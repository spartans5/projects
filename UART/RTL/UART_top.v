==> flow/design.v <==
module UART_trans#(parameter IDLE=3'b000,START=3'b001,DATA=3'b010,STOP=3'b011)
(input clk,rst,en,input [7:0]data_in,output reg transmit);
reg [3:0]count;
reg [2:0]state; 
always@(posedge clk)
begin 
	if(rst)
	begin
		state<=IDLE;
		count<=4'b1000;
	end
	else if(rst==0)
	begin
		case(state)
			IDLE:begin
				if(en==1)
			     	begin 
					state<=IDLE;
					transmit<=en;
			     	end		
				else if(en==0)
					state<=START;
			     end
			START:begin
				state<=DATA;
				transmit<=en;
				end	
			DATA:begin
				if(count<=4'b1000&&count>4'b0000)	
					begin
		  				transmit<=data_in[count-1'b1];
						state<=DATA;	
						count<=count-1'b1;		
					end
				else if(count==4'b0000)
					begin						
					state<=STOP;
					end
		   	     end
			STOP:begin
				transmit<=1'b1;
				state<=IDLE;
				count<=4'b0111;
			    end
		endcase
	end
end
endmodule
module UART_reciever#(parameter IDLE=3'b000,START=3'b001,DATA=3'b010,STOP=3'b011)
(input clk,data_r,rst,output reg [7:0]data_out);
reg [3:0]count;
reg [2:0]state; 
reg ready;
always@(posedge clk)
begin 
	if(rst)
	begin
		state<=IDLE;
		count<=4'b1000;
	end
	else if(rst==0)
	begin
		case(state)
			IDLE:begin
				if(data_r==1)
			     	begin 
					state<=IDLE;
			     	end		
				else if(data_r==0)
				begin
					state<=START;
					state<=DATA;
					ready<=1'b1;
			        end
			    end
			DATA:begin
				count<=count-1;
				if(count>4'b0000&&ready==1)
				begin
		  			data_out[count-1'b1]<=data_r;	
					count<=count-1;
				end
				else if(count==4'b0000)
				begin						
				state<=STOP;
				end
		   	     end
			STOP:begin
				if(data_r==1)
				begin
					state<=IDLE;
				end
				else if(data_r==0)
				begin
					state<=STOP;	
					count<=4'b0000;
			    	end
			      end
		endcase
	end
end
endmodule
module top_UART(input clk,rst,en,input [7:0]data_i,output [7:0]data_o);
wire transmit_reciever;
UART_trans u1(.clk(clk),.rst(rst),.en(en),.transmit(transmit_reciever),.data_in(data_i));
UART_reciever u2(.clk(clk),.rst(rst),.data_r(transmit_reciever),.data_out(data_o));
endmodule
# [From RTL to reports: top_UART]
# What the tools print for top_UART, step after step.
# Line numbers count from 1 in the design file above.
# Operators carry their Yosys type and port widths (W data, S select, Z words).
# Library cell names are shortened.
# Not given: --
[design] design="top_UART" clk_port="clk" lib="sky130hd" pvt_corner="tt_025C_1v80"

# [After elaboration]
# Counts by Yosys on the flattened word-level netlist (proc, flatten, opt, wreduce; memories kept). Register bits leave out memories and registers merged into their read ports (data or address). Print and check cells are left out.
[op_classes] n_addsub=4 n_shift=3 reduce_and_logical=15 n_cmp=3 logic=4 eq_ne=11 mux=16
[ops] op="$pmux W4 S2" n=2
[ops] op="$eq A3 B2 Y1 const B" n=4
[ops] op="$sub A4 B1 Y4 const B" n=3
[ops] op="$pmux W3 S4" n=1
[ops] op="$mux W3" n=4
[ops] op="$pmux W3 S3" n=1
[ops] op="$shift A1 B5 Y8" n=1
[ops] op="$shift A1 B5 Y8 const A" n=1
[ops] op="$gt A4 B1 Y1 const B" n=2
[ops] op="$logic_not A4 Y1" n=2
[ops] op="$shiftx A8 B4 Y1" n=1
[ops] op="$and A8 B8 Y8" n=1
[ops] op="$or A8 B8 Y8" n=1
[ops] op="$not A8 Y8" n=1
[ops] op="$mux W4" n=2
[ops] op="$ne A2 B2 Y1 const B" n=3
[ops] op="$reduce_and A2 Y1" n=3
[ops] op="$logic_not A3 Y1" n=2
[ops] op="$reduce_and A3 Y1" n=2
[ops] op="$neg A4 Y5" n=1
[ops] op="$ne A2 B1 Y1 const B" n=2
[ops] op="$reduce_bool A2 Y1" n=2
[ops] op="$le A4 B4 Y1 const B" n=1
[ops] op="$reduce_and A4 Y1" n=1
[ops] op="$reduce_bool A4 Y1" n=1
[ops] op="$pmux W1 S4" n=1
[ops] op="$mux W2" n=2
[ops] op="$eq A3 B1 Y1 const B" n=1
# Other operator kinds: 5; their cells: 7.
[word_totals] ff_bits=23 output_inout_bits=8 inputBits=11 word_cells=62

# [Depth]
# Longest topological path by Yosys (ltp), each cell counted once; first at word level (registers and memories cut), then after technology mapping (sequential cells cut; the memories' decode and read muxes count).
[logic_depth] ltp_word=6 abc_area=0 mapped_depth=8 depth_no_buf=6

# [Netlist]
# Yosys stat after the flow's synthesis: flattened, memories mapped to cells. It holds for the ABC_AREA given above (unset counts as 0); a run with the other value may have another netlist.
[types] cell="dfxtp_1" n=15 area_total_um2=300.288
[types] cell="edfxtp_1" n=9 area_total_um2=270.259
[types] cell="ha_1" n=6 area_total_um2=75.072
[types] cell="a32o_1" n=6 area_total_um2=60.058
[types] cell="o211ai_1" n=8 area_total_um2=60.058
[types] cell="a21oi_1" n=9 area_total_um2=45.043
[types] cell="mux4_2" n=2 area_total_um2=45.043
[types] cell="inv_1" n=8 area_total_um2=30.029
[types] cell="nor2_1" n=8 area_total_um2=30.029
[types] cell="a311oi_4" n=1 area_total_um2=26.275
[types] cell="nand2_1" n=7 area_total_um2=26.275
[types] cell="xnor2_1" n=3 area_total_um2=26.275
[types] cell="a21o_1" n=3 area_total_um2=22.522
[types] cell="buf_6" n=2 area_total_um2=22.522
[types] cell="a41o_1" n=2 area_total_um2=20.019
[types] cell="nor2b_1" n=3 area_total_um2=18.768
[types] cell="nor4b_1" n=2 area_total_um2=17.517
[types] cell="xnor2_2" n=1 area_total_um2=16.266
# Other cell types: 29; their cells: 43.
[mapped] seq_area_um2=570.5 stdcells=138 mapped_area_um2=1435.1 flip_flops=24
# The figures by module come from a second, unflattened synthesis with its own total; it is not the netlist above.
[unflattened] cells_unflattened=147 hier_area_um2=1531.5
# Each row is one instance without its submodules.
[modules] module="UART_reciever" mod_area_um2=974.7 n_cells=87 n_inst=1
[modules] module="UART_trans" mod_area_um2=556.8 n_cells=60 n_inst=1
[modules] module="top_UART" mod_area_um2=0.0 n_cells=0 n_inst=1

# [Worst setup path after synthesis]
# Source: OpenSTA report_checks on the synthesized netlist (no wires, ideal clock, input and output delay 20% of the period each), path of least setup slack; recovery checks are left aside. Register names are those of the netlist, which keeps one name where synthesis merged equal registers.
[synth_timing] path_kind="register -> register" startpoint="reg u2.count[0]" endpoint="reg u2.data_out[2]" clock_period_ps=4460 path_stages=9 setup_slack_ps=2195 arrival_ps=2008 launch_ps=0 delay_ps=2265 period_less_setup_slack_ps=2265
# "delay_ps" = arrival - input delay + setup time.
# "path_stages": output pins that drive a net of the path, with the launching flip-flop's if there is one; two outputs of one cell count as two.
# "period_less_setup_slack_ps" is the clock period less the worst setup slack; recovery checks do not enter. This is arithmetic on one report: input and output delays are still those of the set period (20% each).
# The rows between start and end are the longest chain of elaborated cells between them; the timing report does not say that the signal goes this way. Where chains are equally long, one stands for them.
# A line is the first line of the expression or statement that the cell stems from. Yosys adds cells for indexed reads and writes and turns some case tables into memories.
# A register here has more assigning lines than the two given.
# Where a signal picks the word or bit written, the line may be left out of the assigning lines.
# The path ends at the data pin of a flip-flop with enable; ways to the enable are not counted.
[synth_via] path_cell_list="dfxtp_1 -> buf_8 -> inv_1 -> ha_1 -> and3_2 -> a22o_2 -> or2_1 -> buf_6 -> a32o_1" elab_chain_cells=6 cone_cells=7 lines_between=1 cone_classes="add/sub (2); shift (2); logic (3)"
[synth_lines] element="start, declared" line=51 rtl="reg [3:0]count;"
[synth_lines] element="start, assigned" line=77 rtl="count<=count-1;"
[synth_lines] element="start, assigned" line=81 rtl="count<=count-1;"
[synth_lines] element="$sub A4 B1 Y4" line=80 rtl="data_out[count-1'b1]<=data_r;"
[synth_lines] element="$neg A4 Y5" line=80
[synth_lines] element="$shift A1 B5 Y8" line=80
[synth_lines] element="$not A8 Y8" line=80
[synth_lines] element="$and A8 B8 Y8" line=80
[synth_lines] element="$or A8 B8 Y8" line=80
[synth_lines] element="end, declared" line=50 rtl="(input clk,data_r,rst,output reg [7:0]data_out);"

# [Timing after layout]
# From the final timing report of run B: the path of least setup slack in the routed layout; clock arrival at registers is part of the times.
# The report prints the path's times to 10 ps; the period is as set.
[layout_timing] path_kind="register -> register" startpoint="reg u2.count[0]" endpoint="reg u2.data_out[7]" arrival_ps=2140 setup_slack_ps=210 launch_ps=310 clock_period_ps=2260 path_stages=8
# The rows between start and end are the longest chain of elaborated cells between them; the timing report does not say that the signal goes this way. Where chains are equally long, one stands for them.
# A register here has more assigning lines than the two given.
# Where a signal picks the word or bit written, the line may be left out of the assigning lines.
# The path ends at the data pin of a flip-flop with enable; ways to the enable are not counted.
[layout_via] path_cell_list="dfxtp_2 -> clkinvlp_4 -> ha_4 -> xnor2_4 -> a311oi_4 -> buf_4 -> or2_4 -> a32o_1" elab_chain_cells=6 cone_cells=7 lines_between=1 cone_classes="add/sub (2); shift (2); logic (3)"
[layout_lines] element="start, declared" line=51 rtl="reg [3:0]count;"
[layout_lines] element="start, assigned" line=77 rtl="count<=count-1;"
[layout_lines] element="start, assigned" line=81 rtl="count<=count-1;"
[layout_lines] element="$sub A4 B1 Y4" line=80 rtl="data_out[count-1'b1]<=data_r;"
[layout_lines] element="$neg A4 Y5" line=80
[layout_lines] element="$shift A1 B5 Y8" line=80
[layout_lines] element="$not A8 Y8" line=80
[layout_lines] element="$and A8 B8 Y8" line=80
[layout_lines] element="$or A8 B8 Y8" line=80
[layout_lines] element="end, declared" line=50 rtl="(input clk,data_r,rst,output reg [7:0]data_out);"

Lab notebook: top_UART

Stored flow runs of top_UART (2 of them; Yosys, OpenROAD, sky130hd). They differ in their settings and are not a sequence. Constraints: input delay and output delay 20% of the set period each, output load 0.01 pF.
"worst_setup_path_time_ps" is the time allowed to the run's worst setup path (the clock period less input and output delay, where it has them) less its slack. Clock arrival times count: a late capture clock shortens it, a late launch clock lengthens it.
"worst_setup_path_time_ps" is given in steps of 10 ps.

[flow] run A: files
==> flow/run.sh <==
#!/bin/bash
# the make line also repeats the synthesis and layout settings of config.mk as NAME=value (left out here)
make -C /OpenROAD-flow-scripts/flow DESIGN_CONFIG=/design/flow/config.mk WORK_HOME=/design/flow/orfs CLKGATE_MAP_FILE= finish
==> flow/config.mk <==
export PLATFORM = sky130hd
export DESIGN_NAME = top_UART
export DESIGN_NICKNAME = top_UART
export VERILOG_FILES = /design/flow/design.v
export SDC_FILE = /design/flow/constraint.sdc
export NUM_CORES = 4
export LEC_CHECK = 0
export CAP_MARGIN = 40
export CELL_PAD_IN_SITES_GLOBAL_PLACEMENT = 2
export CORE_ASPECT_RATIO = 1.29
export CORE_MARGIN = 2
export CORE_UTILIZATION = 60
export GPL_ROUTABILITY_DRIVEN = 1
export GPL_TIMING_DRIVEN = 0
export MAX_ROUTING_LAYER = met4
export MIN_ROUTING_LAYER = met2
export PLACE_DENSITY_LB_ADDON = 0.2
export SETUP_SLACK_MARGIN = -0.03
export SLEW_MARGIN = 5
==> flow/constraint.sdc <==
create_clock -name core_clock -period 1.57 [get_ports {clk}]
set_input_delay 0.3140 -clock core_clock [delete_from_list [all_inputs] [get_ports {clk}]]
set_output_delay 0.3140 -clock core_clock [all_outputs]
set_load 0.01 [all_outputs]

[flow] run A: not finished: placement ended with error FLW-0024

[flow] run B: files
==> flow/run.sh <==
#!/bin/bash
# the make line also repeats the synthesis and layout settings of config.mk as NAME=value (left out here)
make -C /OpenROAD-flow-scripts/flow DESIGN_CONFIG=/design/flow/config.mk WORK_HOME=/design/flow/orfs CLKGATE_MAP_FILE= finish
==> flow/config.mk <==
export PLATFORM = sky130hd
export DESIGN_NAME = top_UART
export DESIGN_NICKNAME = top_UART
export VERILOG_FILES = /design/flow/design.v
export SDC_FILE = /design/flow/constraint.sdc
export NUM_CORES = 4
export LEC_CHECK = 0
export CAP_MARGIN = 20
export CORE_MARGIN = 2
export CORE_UTILIZATION = 40
export SETUP_SLACK_MARGIN = 0.42
export SLEW_MARGIN = 20
==> flow/constraint.sdc <==
create_clock -name core_clock -period 2.26 [get_ports {clk}]
set_input_delay 0.4520 -clock core_clock [delete_from_list [all_inputs] [get_ports {clk}]]
set_output_delay 0.4520 -clock core_clock [all_outputs]
set_load 0.01 [all_outputs]

[flow] run B: metrics
[metrics] synth_chip_area_um2 = 1435.1
[metrics] total_die_area_um2 = 4083.2
[metrics] finalCellArea_um2 = 1886.8
[metrics] timing.setup.ws_ps = 206
[metrics] worst_setup_path_time_ps = 2050
[metrics] worst_path_kind = register -> register
