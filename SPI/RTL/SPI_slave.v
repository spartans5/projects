==> flow/design.v <==
module spi_slave#(parameter IDLE=2'b01,DATA_TRANSFER=2'b10,STOP=2'b11)
(input clk,rst,cs,MOSI_in,input [15:0]data_in,output reg MISO_out,output reg [15:0]slave_r);
reg [2:0]state;
reg[4:0]count;
always@(posedge clk)
begin
	if(rst)
	begin
		MISO_out<=1'b0;
		state<=IDLE;
		count<=5'b00000;
	end
	else if(rst==0)
	begin
		case(state)
			IDLE:begin
				if(cs==1)
					state<=DATA_TRANSFER;
				else if(cs==0)
					state<=IDLE;	
			end
			DATA_TRANSFER:begin
				if(count<5'b10001)
				begin
					MISO_out<=data_in[count];
					slave_r[count-1'b1]<=MOSI_in;
					count<=count+1'b1;
					state<=DATA_TRANSFER;
				end
				else if(count==5'b10001)
				begin
					MISO_out<=1'b0;
					count<=5'b00000;
					state<=STOP;
				end
				end
			STOP:begin
				state<=IDLE;
				slave_r<=16'h0000;
			     end
			endcase
	end
end
endmodule
== Step by step through the tools: spi_slave ==
The steps from the RTL of spi_slave to its reports follow in flow order.
Lines are those of the file above, counted from 1.
Cell names lack the library's common part.
A cell with -- has no value.
Design
  top module: spi_slave
  clock port: clk
  library: sky130hd
  library corner: tt_025C_1v80

== Word-level counts ==
Source: Yosys, flattened and elaborated, memories not mapped. Widths are those after wreduce. Registers that Yosys merges into a memory's read port (data or address) are not register bits. Print and check cells do not count. Equal cells are merged and count once.
Operators by class
  add/subtract/negate cells: 3
  magnitude comparators: 1
  equality and inequality tests: 6
  shift-type cells: 3
  muxes and demuxes: 10
  bitwise gates (word level): 4
  reductions and logical operators: 6
Operators with widths (count)
  parallel mux 16 bit (select 2 bit): 1
  variable shift 1 x 6 -> 16 bit: 1
  variable shift 1 x 6 -> 16 bit with constant A: 1
  bitwise AND 16 bit: 1
  OR 16 bit: 1
  variable part select 16 x 5 -> 1 bit: 1
  inverter 16 bit: 1
  two-way mux 16 bit: 1
  two-way mux 5 bit: 2
  parallel mux 3 bit (select 3 bit): 1
  == test 3 x 2 -> 1 bit with constant B: 2
  negation 5 -> 6 bit: 1
  two-way mux 3 bit: 2
  adder 5 x 1 -> 5 bit with constant B: 1
  subtractor 5 x 1 -> 5 bit with constant B: 1
  < comparator 5 bit with constant B: 1
  == test 5 bit with constant B: 1
  AND reduction 2 bit: 2
  nonzero test 2 bit: 2
  == test 3 x 1 -> 1 bit with constant B: 1
  inequality test 3 bit with constant B: 1
  AND reduction 3 bit: 1
  nonzero test 3 bit: 1
  inequality test 2 bit with constant B: 1
  two-way mux 2 bit: 1
  two-way mux 1 bit: 2
  inverter 1 bit: 1
Word-level totals
  register bits: 25
  input bits: 20
  output and inout port bits: 17

== Longest topological paths ==
Depth = most cells in a row (Yosys ltp): at word level without a register or memory, in the mapped netlist without a sequential cell, where the memories' decode and read muxes count.
Logic depth
  depth after elaboration: 8
  ABC_AREA: 0
  gate-level depth with buffers: 10
  depth with buffers taken out: 7

== Mapped cells and area ==
Yosys stat after the flow's synthesis: flattened, memories mapped to cells. It holds for the ABC_AREA given above (unset counts as 0); a run with the other value may have another netlist.
Mapped netlist
  standard cells after synthesis: 183
  synthesis area: 1740.4 um^2
  sequential area: 660.6 um^2
  mapped flip-flops: 25
  buffer cells: 11
Cell types
  edfxtp_1: count 16, total area 480.461 um^2
  dfxtp_1: count 9, total area 180.173 um^2
  ha_1: count 6, total area 75.072 um^2
  nor2_1: count 19, total area 71.318 um^2
  mux4_2: count 3, total area 67.565 um^2
  mux2i_1: count 6, total area 60.058 um^2
  o211ai_1: count 8, total area 60.058 um^2
  inv_1: count 12, total area 45.043 um^2
  nand2_1: count 12, total area 45.043 um^2
  xnor2_1: count 5, total area 43.792 um^2
  nand4_1: count 6, total area 37.536 um^2
  a32o_1: count 3, total area 30.029 um^2
  buf_2: count 6, total area 30.029 um^2
  o21ai_2: count 3, total area 26.275 um^2
  a21oi_1: count 5, total area 25.024 um^2
  nand2b_1: count 4, total area 25.024 um^2
  o21ai_0: count 5, total area 25.024 um^2
  o21ai_1: count 5, total area 25.024 um^2
Not listed: further types 30, cells in them 50.

== Timing after synthesis ==
OpenSTA on the mapped netlist: ideal clock, no wires. The path of least setup slack (recovery checks aside). Input and output delay are each 20% of the period. Register names are those of the netlist, which keeps one name where synthesis merged equal registers.
Timing after synthesis
  path kind: register to register
  start: reg count[0]
  end: reg slave_r[13]
  clock period: 2.6 ns
  setup time: 0.144 ns
  data arrival time: 2.502 ns
  setup slack: -0.045 ns
  path delay: 2.646 ns
  stages: 11
  path buffers: 3
  synthesis period reached: 2.645 ns
"path delay" = arrival - input delay + setup time.
"stages": output pins that drive a net of the path, with the launching flip-flop's if there is one; two outputs of one cell count as two.
"synthesis period reached" = period - worst setup slack (recovery checks aside). The figure is calculated, with input and output delays left at 20% of the set period.
Between the ends stands the longest chain of elaborated cells between them, by number of cells; it is not shown to be the way that was timed. Of several equally long chains one is given.
Each line given opens the expression or statement behind the cell; cells for indexed reads and writes are added by Yosys, which also makes memories of some case tables.
At most two assigning lines are given for a register; there are more.
Where a signal picks the word or bit written, the line may be left out of the assigning lines.
Ways into the end's enable are left out, as the timed path ends at the data pin.
Between the ends, after synthesis
  cell sequence: dfxtp_1 > buf_2 > buf_2 > inv_1 > ha_1 > clkbuf_1 > and3_1 > a22oi_1 > o311ai_1 > or3_4 > o21ai_2
  length of the longest elaborated chain: 8
  elaborated cells between the ends (all ways): 10
  RTL lines with such cells: 3
RTL lines, path after synthesis
  start: declaration: line 4  | reg[4:0]count;
  start: assignment: line 11  | count<=5'b00000;
  start: assignment: line 27  | count<=count+1'b1;
  subtractor 5 x 1 -> 5 bit: line 26  | slave_r[count-1'b1]<=MOSI_in;
  negation 5 -> 6 bit: line 26
  variable shift 1 x 6 -> 16 bit: line 26
  inverter 16 bit: line 26
  bitwise AND 16 bit: line 26
  OR 16 bit: line 26
  two-way mux 16 bit: line 23  | if(count<5'b10001)
  parallel mux 16 bit (select 2 bit): line 15  | case(state)
  end: assignment: line 39  | slave_r<=16'h0000;
  end: declaration: line 2  | (input clk,rst,cs,MOSI_in,input [15:0]data_in,output reg MISO_out,output reg [15:0]slave_r);

== Path in the finished layout ==
From the final timing report of entry A: the path of least setup slack in the routed layout; clock arrival at registers is part of the times.
Timing after layout
  path kind: register to register
  start: reg count[0]
  end: reg slave_r[9]
  clock period: 2.79 ns
  setup time: 0.24 ns
  data arrival time: 2.51 ns
  setup slack: 0.31 ns
  stages: 8
  path buffers: 1
Between the ends stands the longest chain of elaborated cells between them, by number of cells; it is not shown to be the way that was timed. Of several equally long chains one is given.
At most two assigning lines are given for a register; there are more.
Where a signal picks the word or bit written, the line may be left out of the assigning lines.
Ways into the end's enable are left out, as the timed path ends at the data pin.
Between the ends, after layout
  cell sequence: dfxtp_1 > buf_4 > ha_1 > xnor2_1 > o32a_1 > a211o_1 > o211ai_1 > o21ai_1
  length of the longest elaborated chain: 8
  elaborated cells between the ends (all ways): 10
  RTL lines with such cells: 3
RTL lines, path after layout
  start: declaration: line 4  | reg[4:0]count;
  start: assignment: line 11  | count<=5'b00000;
  start: assignment: line 27  | count<=count+1'b1;
  subtractor 5 x 1 -> 5 bit: line 26  | slave_r[count-1'b1]<=MOSI_in;
  negation 5 -> 6 bit: line 26
  variable shift 1 x 6 -> 16 bit: line 26
  inverter 16 bit: line 26
  bitwise AND 16 bit: line 26
  OR 16 bit: line 26
  two-way mux 16 bit: line 23  | if(count<5'b10001)
  parallel mux 16 bit (select 2 bit): line 15  | case(state)
  end: assignment: line 39  | slave_r<=16'h0000;
  end: declaration: line 2  | (input clk,rst,cs,MOSI_in,input [15:0]data_in,output reg MISO_out,output reg [15:0]slave_r);

## Implementation results

Settings and measured results of 2 stored flow runs for module spi_slave (sky130hd), not sorted in any way. The constraints put input and output delay at 20% of the set period each and load the outputs with 0.01 pF.
By "achieved clock period (ns)" is meant the clock period of the run minus its worst setup slack. This is arithmetic on one report: input and output delays are still those of the set period (20% each).
By "worst setup path time (ns)" is meant the share of the clock period that the worst setup path is allowed (20% is reserved at inputs, 20% at outputs), minus its slack. Clock arrival times at its registers enter into it.
"finish__power__total": no workload was simulated; the value follows from the tool's default switching activity.

settings of entry A
{
  "period_ns": 2.79,
  "SETUP_SLACK_MARGIN": -0.1,
  "CAP_MARGIN": 20,
  "CORE_MARGIN": 2,
  "CORE_UTILIZATION": 40,
  "SLEW_MARGIN": 20
}
report of entry A
yosys chip area after synthesis (um^2): 1740.4
finish__design__die__area: 4894.4
finish__design__instance__utilization: 0.5435
finish__timing__setup__ws: 0.310
finish__timing__setup__tns: 0.000
finish__timing__hold__ws: 0.460
finish__power__total: 8.834e-04
achieved clock period (ns): 2.480
worst setup path time (ns): 2.48
worst setup path kind: register to register

settings of entry B
{
  "period_ns": 4.6,
  "CORE_UTILIZATION": 15,
  "SETUP_SLACK_MARGIN": -0.32,
  "PLACE_DENSITY": 0.39,
  "CORE_ASPECT_RATIO": 1.33,
  "GPL_TIMING_DRIVEN": 0,
  "CTS_CLUSTER_SIZE": 51,
  "CAP_MARGIN": 20,
  "CORE_MARGIN": 2,
  "SLEW_MARGIN": 20
}
report of entry B
yosys chip area after synthesis (um^2): 1740.4
finish__design__die__area: 12489.1
finish__design__instance__utilization: 0.2066
finish__timing__setup__ws: 1.315
finish__timing__setup__tns: 0.000
finish__timing__hold__ws: 0.466
finish__power__total: 5.915e-04
achieved clock period (ns): 3.285
worst setup path time (ns): 3.28
worst setup path kind: register to register
